==> flow/design.v <==
module counter13
  #(
    parameter int m=9,   
    parameter int b=$clog2(m)   
    )
   (
    input  logic         inc,
    input  logic         dec,
    input  logic         clk,
    input  logic         rst,
    output logic [b-1:0] cnt
    );
	logic [b:0] nextCnt;
	logic [b:0] scnt;
	always_comb begin
		unique case(1'b1)
			inc && !dec: nextCnt = cnt+1;
			dec && !inc: nextCnt = cnt-1;
			default: nextCnt = cnt;
		endcase
	end
	mydff #(b+1)epicDff(.clk, .rst, .en(1'b1), .q(scnt), .d(nextCnt));
	always_comb begin
		unique case(1'b1)
			(scnt==((2**(b+1))-1)): cnt = (m-1);
			(scnt==m): cnt = 0;
			default: cnt = scnt[b-1:0];
		endcase
	end
endmodule 
module decimalSplitter 
#(decb=8, splitb=4)
(
    input [decb-1:0] decimal_number,
    output reg [splitb-1:0] tens,
    output reg [splitb-1:0] ones
);
    assign tens = decimal_number / 10;
    assign ones = decimal_number % 10;
endmodule
module hdis(
	input logic [3:0] sw,
	output logic [6:0] dis
);
	always_comb begin
		unique case(sw)
			4'b0000: dis = 7'b1000000;
			4'b0001: dis = 7'b1111001;
			4'b0010: dis = 7'b0100100;
			4'b0011: dis = 7'b0110000;
			4'b0100: dis = 7'b0011001;
			4'b0101: dis = 7'b0010010;
			4'b0110: dis = 7'b0000010;
			4'b0111: dis = 7'b1111000;  
			4'b1000: dis = 7'b0000000;
			4'b1001: dis = 7'b0010000;
			4'b1010: dis = 7'b0001000;
			4'b1011: dis = 7'b0000011;
			4'b1100: dis = 7'b1000110;	 
			4'b1101: dis = 7'b0100001;
			4'b1110: dis = 7'b0000110;	 
			4'b1111: dis = 7'b0001110;	 
		endcase
	end
endmodule
module lab03(
    input logic rst,
    input logic clk,
    input logic timeSet,
    input logic upHour,
    input logic upMin,
    output logic secBlink,
    input logic debug,
	input logic alarmSet,
    output logic alarmLED,
    input logic alarmClear,
    output logic [6:0] hex0,
    output logic [6:0] hex1,
    output logic [6:0] hex2,
    output logic [6:0] hex3
);
    logic [26:0] count50;
	logic [26:0] countFast;
    logic [5:0] countMin;
    logic onceler;
    logic oneMin;
    logic oneHour;
	logic [7:0] timeMin;
	logic [7:0] timeHour;
	logic incMin;
	logic incHour;
	logic incAlarmMin;
	logic incAlarmHour;
	logic alarmOn;
	logic wasAlarm;
	logic [7:0] alarmMin;
	logic [7:0] alarmHour;
	logic [6:0] clockHex0;
    logic [6:0] clockHex1;
    logic [6:0] clockHex2;
    logic [6:0] clockHex3;
	logic [6:0] alarmHex0;
    logic [6:0] alarmHex1;
    logic [6:0] alarmHex2;
    logic [6:0] alarmHex3;
	 counter13 #(100_000) fastCount(.clk, .rst(!rst), .inc(1'b1), .dec(1'b0), .cnt(countFast));
    counter13 #(50_000_000) bigCout50(.clk, .rst(!rst), .inc(1'b1), .dec(1'b0), .cnt(count50));
	 assign onceler = debug? (countFast=='0):(count50=='0);
    counter13 #(60) minCount(.clk, .rst(!rst), .inc(onceler), .dec(1'b0), .cnt(countMin));
    assign oneMin = (countMin==5'd59);
    assign oneHour = ((timeMin==7'd59) && oneMin);
	 assign incMin = ((!timeSet && oneMin) || (timeSet && !upMin && upHour));
	 assign incHour = ((!timeSet && oneHour) || (timeSet && !upHour && upMin));
    timePiece #(59) min(.clk, .rst, .onceler, .inc(incMin), .dec(1'b0), .hex0(clockHex0), .hex1(clockHex1), .masterCout(timeMin));
    timePiece #(24) hour(.clk, .rst, .onceler, .inc(incHour), .dec(1'b0), .hex0(clockHex2), .hex1(clockHex3), .masterCout(timeHour));
	 assign secBlink = ((countMin%2) == 0);
	 assign incAlarmMin = (alarmSet && !upMin && upHour);
	 assign incAlarmHour = (alarmSet && !upHour && upMin);
	 timePiece #(59) alarmTimeMin(.clk, .rst, .onceler, .inc(incAlarmMin), .dec(1'b0), .hex0(alarmHex0), .hex1(alarmHex1), .masterCout(alarmMin));
    timePiece #(24) alarmTimeHour(.clk, .rst, .onceler, .inc(incAlarmHour), .dec(1'b0), .hex0(alarmHex2), .hex1(alarmHex3), .masterCout(alarmHour));
	 assign hex0 = alarmSet? alarmHex0:clockHex0;
	 assign hex1 = alarmSet? alarmHex1:clockHex1;
	 assign hex2 = alarmSet? alarmHex2:clockHex2;
	 assign hex3 = alarmSet? alarmHex3:clockHex3;
	 mydff #(1) keepAlarmOn(.clk, .rst(!rst), .en(1'b1), .d(alarmOn), .q(wasAlarm));
	 assign alarmOn = ((timeMin == alarmMin) && (timeHour == alarmHour) || (wasAlarm && alarmClear));
	 assign alarmLED = (secBlink && alarmOn);
endmodule
module mydff
  #(parameter int size = 1 )  
   (
    input  logic [size-1:0] d, 
    input  logic 	    clk, 
    input  logic 	    rst, 
    input  logic 	    en, 
    output logic [size-1:0] q
    );
   logic [511:0] 	    rst_val ;      
   assign    rst_val     = 512'd0 ;
   always_ff @ (posedge clk) begin
      priority case ( 1'b1 )
	(~rst):  q[size-1:0]  <=  rst_val[size-1:0] ;   
	( en):   q[size-1:0]  <=        d[size-1:0] ;   
	default: q[size-1:0]  <=        q[size-1:0] ;   
      endcase    
   end
endmodule  
module timePiece
#(cnt=60)
(
    input logic inc,
    input logic dec,
    input logic clk,
    input logic rst,
    input logic onceler,
    output logic [6:0] hex0,
    output logic [6:0] hex1,
	 output logic [7:0] masterCout
);
    logic masterDisInc;
    logic masterDisDec;
    logic [3:0] preHex0;
    logic [3:0] preHex1;
    assign masterDisInc = (onceler && inc && !dec);
    assign masterDisDec = (onceler && dec && !inc);
    counter13 #(cnt+1)masterCouter(.clk, .rst(!rst), .inc(masterDisInc), .dec(masterDisDec), .cnt(masterCout));
    decimalSplitter spliter(.decimal_number(masterCout), .tens(preHex1), .ones(preHex0));
    hdis dis0(.sw(preHex1), .dis(hex1));
    hdis dis1(.sw(preHex0), .dis(hex0));
endmodule
From RTL to reports: lab03
What the tools print for lab03, step after step.
Lines are those of the file above, counted from 1.
Cell names lack the library's common part.
A cell with n/a has no value.
- design top: lab03
- clock port: clk
- library: sky130hd
- corner: tt_025C_1v80

Word-level counts
Counts by Yosys on the flattened word-level netlist (proc, flatten, opt, wreduce; memories kept). Register bits leave out memories and registers merged into their read ports (data or address); mux counts leave out enables and synchronous resets folded into registers. Print and check cells are left out. Cells with the same type and inputs are merged into one.
Memory sizes are those after Yosys's memory passes, which may raise the word count (mostly to a power of two), join words into wider ones and drop unused or constant bits.
- flip-flop bits (word level): 79
- memory bits (read-only): 896
- noted memory cells: 8
- input bits at 8
- noted output and inout port bits: 30
- cells after elaboration at 108
- memory list (name ; depth ; bits a word ; read ports ; write ports ; line ; source):
    (name not given) ; 16 ; 7 ; 1 ; 0 ; 46 ; unique case(sw)
    (name not given) ; 16 ; 7 ; 1 ; 0 ; 46 ;
    (name not given) ; 16 ; 7 ; 1 ; 0 ; 46 ;
    (name not given) ; 16 ; 7 ; 1 ; 0 ; 46 ;
    (name not given) ; 16 ; 7 ; 1 ; 0 ; 46 ;
    (name not given) ; 16 ; 7 ; 1 ; 0 ; 46 ;
Memories not listed: 2.
- add/sub/neg operators: 7
- divide/modulo/power cells at 8
- noted equal/unequal tests: 18
- multiplexer cells at 17
- bitwise gates (word level) at 5
- reduce/logical cells at 32
- operators with widths (cell ; count):
    divider 5 x 4 -> 32 bit (second input constant) ; 2
    remainder unit 5 x 4 -> 32 bit (second input constant) ; 2
    divider 6 x 4 -> 32 bit (second input constant) ; 2
    remainder unit 6 x 4 -> 32 bit (second input constant) ; 2
    case mux 26 bit (select 2 bit) ; 1
    case mux 6 bit (select 2 bit) ; 3
    case mux 17 bit (select 2 bit) ; 1
    logical NOT 32 bit ; 1
    two-way mux 7 bit ; 4
    adder 26 x 1 -> 27 bit (second input constant) ; 1
    equality test 27 x 26 -> 1 bit (second input constant) ; 1
    equality test 27 bit (second input constant) ; 1
    logical NOT 26 bit ; 1
    adder 6 x 1 -> 7 bit (second input constant) ; 3
    equality test 7 x 6 -> 1 bit (second input constant) ; 3
    equality test 7 bit (second input constant) ; 3
    case mux 5 bit (select 2 bit) ; 2
    logical AND 1 bit ; 18
    adder 17 x 1 -> 18 bit (second input constant) ; 1
    equality test 18 x 17 -> 1 bit (second input constant) ; 1
    equality test 18 bit (second input constant) ; 1
    equality test 6 x 5 -> 1 bit (second input constant) ; 3
    equality test 6 bit (second input constant) ; 3
    two-way mux 6 bit ; 3
    logical NOT 17 bit ; 1
    adder 5 x 1 -> 6 bit (second input constant) ; 2
    OR reduction 2 bit ; 5
    two-way mux 5 bit ; 2
Other operator kinds: 6; their cells: 14.

Longest topological paths
Yosys ltp: most cells in a row. Word level: on the elaborated netlist, between registers, memories and ports. Mapped: between sequential cells and ports; inverters and the memories' decode and read muxes count.
- depth after elaboration at 9
- ABC_AREA: 0
- depth in mapped cells: 23
- noted depth with buffers taken out: 22

After synthesis
Source: synth_stat.txt of the flow (Yosys; design flattened, memories mapped). It holds for the ABC_AREA given above (unset counts as 0); a run with the other value may have another netlist.
- cell types (type ; count ; area in all (um^2)):
    dfxtp_1 ; 79 ; 1.58E+03
    ha_1 ; 74 ; 925.888
    nor2_1 ; 123 ; 461.693
    xnor2_1 ; 52 ; 455.437
    nand2_1 ; 106 ; 397.882
    nand3_1 ; 47 ; 235.226
    mux2i_1 ; 23 ; 230.221
    inv_1 ; 58 ; 217.709
    a21oi_1 ; 43 ; 215.206
    o21ai_0 ; 37 ; 185.178
    xor2_1 ; 20 ; 175.168
    and3_1 ; 21 ; 131.376
    nor3_1 ; 24 ; 120.115
    o21a_1 ; 14 ; 105.101
    clkbuf_1 ; 27 ; 101.347
    mux2_2 ; 9 ; 101.347
    a31oi_1 ; 16 ; 100.096
    nand4_1 ; 16 ; 100.096
Not listed: further types 64, cells in them 196.
- noted mapped cells: 985
- noted mapped area: 7380.8 um^2
- noted area of sequential cells: 1581.5 um^2
- mapped flip-flops at 79
- buffer cells at 42
The figures by module come from a second, unflattened synthesis with its own total; it is not the netlist above.
- cells (unflattened synthesis) at 1964
- area (unflattened synthesis) at 15300.9 um^2
Each row is one instance without its submodules.
- modules (module ; times used ; cells ; area (um^2) ; sequential area (um^2)):
    decimalSplitter ; 4 ; 137 ; 944.7 ; 0.0
    hdis ; 8 ; 32 ; 275.3 ; 0.0
    counter13 (m=50000000) ; 1 ; 333 ; 2157.1 ; 0.0
    counter13 (m=100000) ; 1 ; 190 ; 1292.5 ; 0.0
    counter13 (m=60) ; 3 ; 60 ; 407.9 ; 0.0
    mydff (size=27) ; 1 ; 86 ; 1038.5 ; 540.5
    mydff (size=7) ; 3 ; 22 ; 265.3 ; 140.1
    counter13 (m=25) ; 2 ; 48 ; 364.1 ; 0.0
    lab03 ; 1 ; 85 ; 726.9 ; 0.0
    mydff (size=18) ; 1 ; 57 ; 688.2 ; 360.3
    mydff (size=6) ; 2 ; 19 ; 229.0 ; 120.1
    timePiece (cnt=24) ; 2 ; 7 ; 47.5 ; 0.0
    timePiece (cnt=59) ; 2 ; 6 ; 40.0 ; 0.0
    mydff (size=1) ; 1 ; 3 ; 36.3 ; 20.0

Timing after synthesis
Path of least setup slack by OpenSTA after synthesis, without wires, with an ideal clock, recovery checks aside; 20% of the period is set as input and as output delay. Where synthesis merged equal registers, the netlist keeps one of their names.
- kind: reg2out
- start point: reg hour.masterCouter.epicDff.q[2]
- end point: out hex2[0]
- clock period at 7.04 ns
- output delay at 1.408 ns
- noted time at the first pin: 0.000 ns
- arrival at 4.192 ns
- data required time: 5.632 ns
- setup slack at 1.440 ns
- path delay at 4.192 ns
- noted stages: 18
- path buffers at 1
- synthesis period reached at 5.6 ns
"path delay" = arrival - input delay + setup time.
A path that ends at an output port has no setup time.
"stages": output pins that drive a net of the path, with the launching flip-flop's if there is one; two outputs of one cell count as two.
"synthesis period reached" is the clock period less the worst setup slack; recovery checks do not enter. This is arithmetic on one report: input and output delays are still those of the set period (20% each).
The rows between start and end are the longest chain of elaborated cells between them; the timing report does not say that the signal goes this way. Where chains are equally long, one stands for them.
Each line given opens the expression or statement behind the cell; cells for indexed reads and writes are added by Yosys, which also makes memories of some case tables.
A memory read counts as a cell of the chain, while the word-level depth stops at memories.
At most two assigning lines are given for a register; there are more.
- path through: dfxtp_1 > clkbuf_1 > and3_1 > nor2_1 > o21ai_0 > ha_1 > nand2_1 > or2_2 > a221oi_1 > o21ai_0 > a31oi_1 > inv_1 > ha_1 > inv_1 > nor4_1 > mux2_2 > a311oi_1 > a21oi_1
- length of the longest elaborated chain: 5
- noted elaborated cells on any way between the ends: 6
- noted source lines of those cells: 6
- those cells by class: div (1); eq/ne (2); mux (2); memory (1)
- ends and longest elaborated chain, post-synthesis (item ; line ; source):
    start: declaration ; 136 ; output logic [size-1:0] q
    start: assignment ; 142 ; (~rst): q[size-1:0] <= rst_val[size-1:0] ;
    start: assignment ; 143 ; ( en): q[size-1:0] <= d[size-1:0] ;
    equality test 6 x 5 -> 1 bit ; 26 ; (scnt==m): cnt = 0;
    case mux 5 bit (select 2 bit) ; 24 ; unique case(1'b1)
    remainder unit 5 x 4 -> 32 bit ; 39 ; assign ones = decimal_number % 10;
    memory read (16 x 7 bit) ; 46 ; unique case(sw)
    two-way mux 7 bit ; 123 ; assign hex2 = alarmSet? alarmHex2:clockHex2;
    end: declaration ; 79 ; output logic [6:0] hex2,

Worst path after layout
Path of least setup slack in the final report of flow run 1 (OpenROAD, finished layout, wires in). Where an end is a register, its clock arrival counts in the times.
- kind: reg2out
- start point: reg hour.masterCouter.epicDff.q[2]
- end point: out hex2[0]
- clock period at 10.9 ns
- output delay at 2.18 ns
- noted time at the first pin: 0.34 ns
- arrival at 5.74 ns
- data required time: 8.72 ns
- setup slack at 2.98 ns
- noted stages: 19
- path buffers at 2
The rows between start and end are the longest chain of elaborated cells between them; the timing report does not say that the signal goes this way. Where chains are equally long, one stands for them.
A memory read counts as a cell of the chain, while the word-level depth stops at memories.
At most two assigning lines are given for a register; there are more.
- path through: dfxtp_1 > clkbuf_1 > and3_1 > nor2_1 > o21ai_1 > ha_1 > nand2_1 > or2_2 > a221oi_1 > o21ai_0 > a31oi_1 > inv_1 > ha_1 > inv_1 > nor4_1 > mux2_2 > a311oi_1 > a21oi_1 > clkdlybuf4s50_1
- length of the longest elaborated chain: 5
- noted elaborated cells on any way between the ends: 6
- noted source lines of those cells: 6
- those cells by class: div (1); eq/ne (2); mux (2); memory (1)
- ends and longest elaborated chain, post-layout (item ; line ; source):
    start: declaration ; 136 ; output logic [size-1:0] q
    start: assignment ; 142 ; (~rst): q[size-1:0] <= rst_val[size-1:0] ;
    start: assignment ; 143 ; ( en): q[size-1:0] <= d[size-1:0] ;
    equality test 6 x 5 -> 1 bit ; 26 ; (scnt==m): cnt = 0;
    case mux 5 bit (select 2 bit) ; 24 ; unique case(1'b1)
    remainder unit 5 x 4 -> 32 bit ; 39 ; assign ones = decimal_number % 10;
    memory read (16 x 7 bit) ; 46 ; unique case(sw)
    two-way mux 7 bit ; 123 ; assign hex2 = alarmSet? alarmHex2:clockHex2;
    end: declaration ; 79 ; output logic [6:0] hex2,

Subject: flow runs of lab03

Hi,

Settings and measured results of 2 stored flow runs for module lab03 (sky130hd), not sorted in any way. The constraints put input and output delay at 20% of the set period each and load the outputs with 0.01 pF.
By "achieved period" is meant the clock period of the run minus its worst setup slack. This is arithmetic on one report: input and output delays are still those of the set period (20% each).
"critical path time" is the time allowed to the run's worst setup path (the clock period less input and output delay, where it has them) less its slack. Clock arrival times count: a late capture clock shortens it, a late launch clock lengthens it.
By "overall power" is meant OpenSTA's value without simulated activity: inputs other than the clock are taken to toggle once in ten clock periods, and the tool carries that through the logic.

Flow run 1
Settings were period_ns = 10.9; CORE_UTILIZATION = 40; PLACE_DENSITY_LB_ADDON = 0.03; CORE_ASPECT_RATIO = 1.24; GPL_TIMING_DRIVEN = 0; CTS_CLUSTER_SIZE = 35; CAP_MARGIN = 20; CORE_MARGIN = 2; SLEW_MARGIN = 20
- overall power: 0.0006759 W
- total negative slack on setup checks: 0.000 ns
- critical path time: 5.74 ns
- kind of the worst setup path: reg2out
- noted the achieved period: 7.917 ns
- noted the utilization after routing: 0.458
- smallest setup slack at 2.983 ns
- netlist area reported by Yosys at 7,380.8 um^2
- noted the full die area: 19,561.1 um^2

Flow run 2
Settings were period_ns = 11.5; CORE_UTILIZATION = 56; SETUP_SLACK_MARGIN = 0.92; PLACE_DENSITY_LB_ADDON = 0.29; CORE_ASPECT_RATIO = 1.3; CORE_MARGIN = 2; CELL_PAD_IN_SITES_GLOBAL_PLACEMENT = 2; CELL_PAD_IN_SITES_DETAIL_PLACEMENT = 2; ABC_AREA = 0; CTS_CLUSTER_SIZE = 38; CAP_MARGIN = 20; SLEW_MARGIN = 20
- not finished: placement ended with error FLW-0024

Regards
